==> flow/design.v <==
module buzzer_KY006 (
    input clk,
    input btn1,
    output reg IOB15B,
    output wire [5:0] led
);
    parameter DELAY_CYCLES = 27000;
    reg [15:0] counter = 0;
    assign led[4:0] = 5'b11111;
    assign led[5] = btn1;  
    always @(posedge clk) begin
        if (btn1) begin
            counter <= 0;
            IOB15B <= 1'b0;
        end else begin
            if (counter == DELAY_CYCLES) begin
                IOB15B <= ~IOB15B;
                counter <= 0;
            end else begin
                counter <= counter + 1;
            end
        end
    end
endmodule
# Step by step through the tools: buzzer_KY006
# What the tools print for buzzer_KY006, step after step.
# Lines are those of the file above, counted from 1.
# A cell with -- has no value.
# setup
top	buzzer_KY006
clock	clk
lib	sky130hd
corner	tt_025C_1v80

# After elaboration
# Counts by Yosys on the flattened word-level netlist (proc, flatten, opt, wreduce; memories kept). Register bits leave out memories and registers merged into their read ports (data or address); mux counts leave out enables and synchronous resets folded into registers. Print and check cells are left out. Cells with the same type and inputs are merged into one.
# bits
wordCells	6
out_inout_bits	7
ff_bits	17
inputBits	2
# classes
equal	1
n_reduce_logical	1
n_addsub	1
n_logic	1
# op_table
cell	n
16-bit by 1-bit adder with 16-bit output (second input constant)	1
16-bit by 15-bit equality test with 1-bit output (second input constant)	1
2-bit OR reduction	1
1-bit inverter	1

# Logic depth
# Depth = most cells in a row (Yosys ltp): at word level without a register or memory, in the mapped netlist without a sequential cell, where the memories' decode and read muxes count.
# logic_depth
ltp_word	2
abc_area	1
depth_mapped	8
depth_no_buf	7

# Mapped cells and area
# Yosys stat after the flow's synthesis: flattened, memories mapped to cells. It holds for the ABC_AREA given above (unset counts as 0); a run with the other value may have another netlist.
# types
cell	n	area_total_um2
sky130_fd_sc_hd__dfxtp_1	17	340.326
sky130_fd_sc_hd__nand2_1	33	123.869
sky130_fd_sc_hd__nor2_1	26	97.594
sky130_fd_sc_hd__inv_1	20	75.072
sky130_fd_sc_hd__nand3_1	11	55.053
sky130_fd_sc_hd__buf_4	6	45.043
sky130_fd_sc_hd__nand4_1	7	43.792
sky130_fd_sc_hd__a21oi_2	4	35.034
sky130_fd_sc_hd__a21oi_1	6	30.029
sky130_fd_sc_hd__xnor2_1	3	26.275
sky130_fd_sc_hd__ha_1	2	25.024
sky130_fd_sc_hd__nand3_2	2	20.019
sky130_fd_sc_hd__nand2_2	2	12.512
sky130_fd_sc_hd__or2_2	2	12.512
sky130_fd_sc_hd__buf_6	1	11.261
sky130_fd_sc_hd__nor2_4	1	11.261
sky130_fd_sc_hd__inv_2	2	7.507
sky130_fd_sc_hd__o21bai_1	1	7.507
# Other cell types: 3; their cells: 3.
# mapped
seq_area_um2	340.3
n_buf	7
ff_cells	17
area_um2	994.7
mapped_cells	149

# Path before layout
# Source: OpenSTA report_checks on the synthesized netlist (no wires, ideal clock, input and output delay 20% of the period each), path of least setup slack; recovery checks are left aside. Register names are those of the netlist, which keeps one name where synthesis merged equal registers.
# synth_path
kind	reg2reg
start	reg counter[0]
end	reg counter[13]
path_delay_ns	1.215
setup_time_ns	0.066
stages	9
n_path_buf	1
arrival_time_ns	1.149
clock_period_ns	1.84
setup_slack_ns	0.625
required_time_ns	1.774
launch_ns	0.000
period_less_setup_slack_ns	1.215
# "path_delay_ns" is the arrival time less input delay plus setup time.
# "stages" counts driving pins, that of a launching flip-flop among them; a cell with two outputs on the path counts twice.
# "period_less_setup_slack_ns" is the clock period less the worst setup slack; recovery checks do not enter. This is arithmetic on one report: input and output delays are still those of the set period (20% each).
# Between the ends stands the longest chain of elaborated cells between them, by number of cells; it is not shown to be the way that was timed. Of several equally long chains one is given.
# A line is the first line of the expression or statement that the cell stems from. Yosys adds cells for indexed reads and writes and turns some case tables into memories.
# At most two assigning lines are given for a register; there are more.
# synth_via
cell_sequence	sky130_fd_sc_hd__dfxtp_1 > sky130_fd_sc_hd__inv_1 > sky130_fd_sc_hd__ha_1 > sky130_fd_sc_hd__nand4_1 > sky130_fd_sc_hd__nor2_1 > sky130_fd_sc_hd__nand2_1 > sky130_fd_sc_hd__nand2_2 > sky130_fd_sc_hd__buf_6 > sky130_fd_sc_hd__a21oi_2
elab_chain_cells	2
cells_between	3
lines_between	2
cone_classes	1 x add/sub; 1 x eq/ne; 1 x reduce/logical
# synth_rtl
item	line_no	source
start: declaration	8	reg [15:0] counter = 0;
start: assignment	13	counter <= 0;
start: assignment	20	counter <= counter + 1;
16-bit by 15-bit equality test with 1-bit output	16	if (counter == DELAY_CYCLES) begin
2-bit OR reduction	--
end: assignment	18	counter <= 0;
end: assignment	20
end: declaration	8

# Timing after layout
# From the final timing report of stored run 1: the path of least setup slack in the routed layout; clock arrival at registers is part of the times.
# layout_path
kind	in2out
start	in btn1
end	out led[5]
launch_ns	0.59
stages	2
required_time_ns	2.34
output_delay_ns	0.59
in_delay_ns	0.59
setup_slack_ns	0.75
arrival_time_ns	1.60
clock_period_ns	2.93
n_path_buf	2
# layout_via
cell_sequence	sky130_fd_sc_hd__clkdlybuf4s50_1 > sky130_fd_sc_hd__clkdlybuf4s50_1
elab_chain_cells	0
cells_between	0
lines_between	0
# layout_rtl
item	line_no	source
start: declaration	3	input btn1,
end: declaration	5	output wire [5:0] led

# Record of 2 stored runs of the RTL-to-layout flow on buzzer_KY006, platform sky130hd. The runs are unordered. Constraints: input delay and output delay 20% of the set period each, output load 0.01 pF.
# "timing.achieved_period_ns" = clock period - worst setup slack. The figure is calculated, with input and output delays left at 20% of the set period.
# "worst_path_ns" = time allowed to the worst setup path (clock period - input delay - output delay, where it has them) - its slack; a late launch clock adds to it, a late capture clock takes from it.
# "power_uw" is the tool's figure for a default switching activity; nothing was simulated.
# A setting shown as -- is not set for that run.
run name	period_ns	CORE_UTILIZATION	PLACE_DENSITY_LB_ADDON	ABC_AREA	GPL_ROUTABILITY_DRIVEN	CAP_MARGIN	SLEW_MARGIN	CORE_MARGIN	SETUP_SLACK_MARGIN	power_uw	worst_path_ns	timing.worst_path_kind	finalCellArea_um2	total_negative_slack_ns	finish.utilization_frac	final_hold_ws_ns	final_setup_ws_ns	yosys_chip_area_um2	timing.achieved_period_ns	final_die_area_um2
stored run 1	2.93	44	0.03	1	1	0	25	2	--	384.7	1.01	in2out	1044.8	0.000	0.482	0.470	0.748	994.7	2.182	2656.9
stored run 2	1.86	40	--	--	--	20	20	2	0.41	611.3	1.54	reg2reg	918.4	0.000	0.473	0.449	0.320	820.8	1.540	2430.5
