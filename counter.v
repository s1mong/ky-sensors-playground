==> flow/design.v <==
module counter (
    input wire clk,
    output wire [5:0] led
);
    wire [23:0] WAIT_TIME = 24'd13500000;  
    reg [23:0] counter = 24'd0;
    reg [5:0] led_count = 6'b000001;
    assign led = ~led_count;
    always @(posedge clk) begin
        if (counter < WAIT_TIME) begin
            counter <= counter + 1;
        end else begin
            counter <= 24'd0;
            led_count <= led_count << 1;
            if (led_count == 6'd0) led_count <= 6'b000001;
        end
    end
endmodule
# Reports on counter
# The steps from the RTL of counter to its reports follow in flow order.
# Lines are those of the file above, counted from 1.
# Cell names lack the library's common part.
# A cell with - has no value.
[setup] top="counter" clk_port="clk" library="sky130hd" pvt_corner="tt_025C_1v80"

# After elaboration
# Source: Yosys, flattened and elaborated, memories not mapped. Widths are those after wreduce; folded enables and synchronous resets count as part of the registers. Registers that Yosys merges into a memory's read port (data or address) are not register bits. Print and check cells do not count. Equal cells are merged and count once.
[word_totals] out_inout_bits=6 reg_bits=30 inputBits=1 word_cells=6
[op_classes] addsub=1 reduce_and_logical=1 bitwise=1 n_cmp=1
[ops] operator="adder 24 x 1 -> 24 bit (second input constant)" count=1
[ops] operator="< comparator 24 bit (second input constant)" count=1
[ops] operator="inverter 6 bit" count=1
[ops] operator="zero test 6 bit" count=1

# Depth
# Longest topological path by Yosys (ltp), each cell counted once; first at word level (registers and memories cut), then after technology mapping (sequential cells cut; the memories' decode and read muxes count).
[logic_depth] depth_word=1 abc_area=0 mapped_depth=7 ltp_nobuf=5

# Mapped cells and area
# Yosys stat after the flow's synthesis: flattened, memories mapped to cells. It holds for the ABC_AREA given above (unset counts as 0); a run with the other value may have another netlist.
# Totals and module areas in this step are rounded.
[types] cell="dfxtp_1" count=24 area_total_um2=480.461
[types] cell="edfxtp_1" count=6 area_total_um2=180.173
[types] cell="xnor2_1" count=10 area_total_um2=87.584
[types] cell="nor2_1" count=19 area_total_um2=71.318
[types] cell="nand3_1" count=7 area_total_um2=35.034
[types] cell="xor2_1" count=4 area_total_um2=35.034
[types] cell="nand4_1" count=5 area_total_um2=31.28
[types] cell="or3_1" count=5 area_total_um2=31.28
[types] cell="a21oi_1" count=6 area_total_um2=30.029
[types] cell="nand2_1" count=8 area_total_um2=30.029
[types] cell="o21ai_0" count=6 area_total_um2=30.029
[types] cell="inv_1" count=7 area_total_um2=26.275
[types] cell="and3_1" count=4 area_total_um2=25.024
[types] cell="nand4_2" count=2 area_total_um2=25.024
[types] cell="nor3_1" count=5 area_total_um2=25.024
[types] cell="nor4_1" count=4 area_total_um2=25.024
[types] cell="clkbuf_1" count=6 area_total_um2=22.522
[types] cell="or4_4" count=2 area_total_um2=22.522
# Other cell types: 15; their cells: 18.
[mapped] buffers=10 cell_count=148 ff_cells=30 seqArea_mm2=0.000661 synth_area_mm2=0.00136

# Worst setup path after synthesis
# Source: OpenSTA report_checks on the synthesized netlist (no wires, ideal clock, input and output delay 20% of the period each), path of least setup slack; recovery checks are left aside. Register names are those of the netlist, which keeps one name where synthesis merged equal registers.
[synth_timing] path_type="reg-to-reg" start="register counter[10]" end="register led_count[0]" setup_time_ps=321 clock_period_ps=3250 arrival_ps=1520 t_first_pin_ps=0 path_buffers=3 required_time_ps=2929 path_stages=7 delay_ps=1841 slack_ps=1410 period_less_setup_slack_ps=1840
# "delay_ps" is the arrival time less input delay plus setup time.
# "path_stages" counts driving pins, that of a launching flip-flop among them; a cell with two outputs on the path counts twice.
# "period_less_setup_slack_ps" = period - worst setup slack (recovery checks aside). The figure is calculated, with input and output delays left at 20% of the set period.
# The rows between start and end are the longest chain of elaborated cells between them; the timing report does not say that the signal goes this way. Where chains are equally long, one stands for them.
# Each line given opens the expression or statement behind the cell; cells for indexed reads and writes are added by Yosys, which also makes memories of some case tables.
[synth_via] cell_sequence="dfxtp_1 -> clkbuf_1 -> nand2_1 -> o41ai_1 -> and4_1 -> buf_2 -> buf_2" elab_chain_len=1 cells_between=1 lines_between=1 cone_classes="compare: 1"
[synth_lines] item="from (decl)" line=6 text="reg [23:0] counter = 24'd0;"
[synth_lines] item="from (assign)" line=11 text="counter <= counter + 1;"
[synth_lines] item="from (assign)" line=13 text="counter <= 24'd0;"
[synth_lines] item="< comparator 24 bit" line=10 text="if (counter < WAIT_TIME) begin"
[synth_lines] item="to (assign)" line=14 text="led_count <= led_count << 1;"
[synth_lines] item="to (assign)" line=15 text="if (led_count == 6'd0) led_count <= 6'b000001;"
[synth_lines] item="to (decl)" line=7 text="reg [5:0] led_count = 6'b000001;"

# Timing after layout
# From the final timing report of run 1: the path of least setup slack in the routed layout; clock arrival at registers is part of the times.
# The report prints the path's times to 10 ps; the period is as set.
[layout_timing] path_type="reg-to-reg" start="register counter[5]" end="register counter[18]" t_first_pin_ps=280 path_stages=5 path_buffers=0 required_time_ps=2440 slack_ps=330 setup_time_ps=70 arrival_ps=2110 clock_period_ps=2230
# The rows between start and end are the longest chain of elaborated cells between them; the timing report does not say that the signal goes this way. Where chains are equally long, one stands for them.
[layout_via] cell_sequence="dfxtp_1 -> nand4_2 -> or4_4 -> or3_1 -> a21oi_1" elab_chain_len=1 cells_between=2 lines_between=2 cone_classes="add/sub: 1; compare: 1"
[layout_lines] item="from (decl)" line=6 text="reg [23:0] counter = 24'd0;"
[layout_lines] item="from (assign)" line=11 text="counter <= counter + 1;"
[layout_lines] item="from (assign)" line=13 text="counter <= 24'd0;"
[layout_lines] item="adder 24 x 1 -> 24 bit" line=11
[layout_lines] item="to (assign)" line=11
[layout_lines] item="to (assign)" line=13
[layout_lines] item="to (decl)" line=6

# counter through Yosys and OpenROAD on sky130hd: 2 stored runs, unordered, with their settings and measured results. The constraints put input and output delay at 20% of the set period each and load the outputs with 0.01 pF.
# "achieved_period_ps": clock period set for the run, less the worst setup slack. It is reckoned from that one timing run; input and output delays stay at 20% of the period that was set.
# "worst_path_time_ps" means the part of the period allowed to the worst setup path (the constraints hold back 20% at inputs and 20% at outputs) less its slack; where the path has registers, the arrival times of their clocks count too.
# "fin_power_w" rests on the timing tool's default activity at the inputs, not on a simulated workload.
# "worst_path_time_ps" is given in steps of 10 ps.
# Values from the reports are rounded here.
run="run 1" settings period_ns=2.23 CORE_UTILIZATION=36 CAP_MARGIN=20 CORE_MARGIN=2 SLEW_MARGIN=20
run="run 1" results fin_power_w=0.000989 worst_path_time_ps=1900 worst_setup_path_type="reg-to-reg" layout_utilization_pct=42.5 setup_worst_slack_ps=330 worst_hold_slack_ps=462 setup_tns_ps=0 synthesis_area_mm2=0.00136 achieved_period_ps=1900 die_area_mm2=0.00429 cell_area_final_mm2=0.00156
run="run 2" settings period_ns=3.01 CORE_UTILIZATION=53 CELL_PAD_IN_SITES_GLOBAL_PLACEMENT=0 CELL_PAD_IN_SITES_DETAIL_PLACEMENT=0 TNS_END_PERCENT=20 ABC_AREA=1 GPL_TIMING_DRIVEN=1 CTS_CLUSTER_SIZE=38 CTS_CLUSTER_DIAMETER=46 SLEW_MARGIN=35 MIN_ROUTING_LAYER="met2" CAP_MARGIN=20 CORE_MARGIN=2
run="run 2" results fin_power_w=0.000668 worst_path_time_ps=1350 worst_setup_path_type="reg-to-output" layout_utilization_pct=60.4 setup_worst_slack_ps=1060 worst_hold_slack_ps=454 setup_tns_ps=0 synthesis_area_mm2=0.00154 achieved_period_ps=1953 die_area_mm2=0.00336 cell_area_final_mm2=0.00167
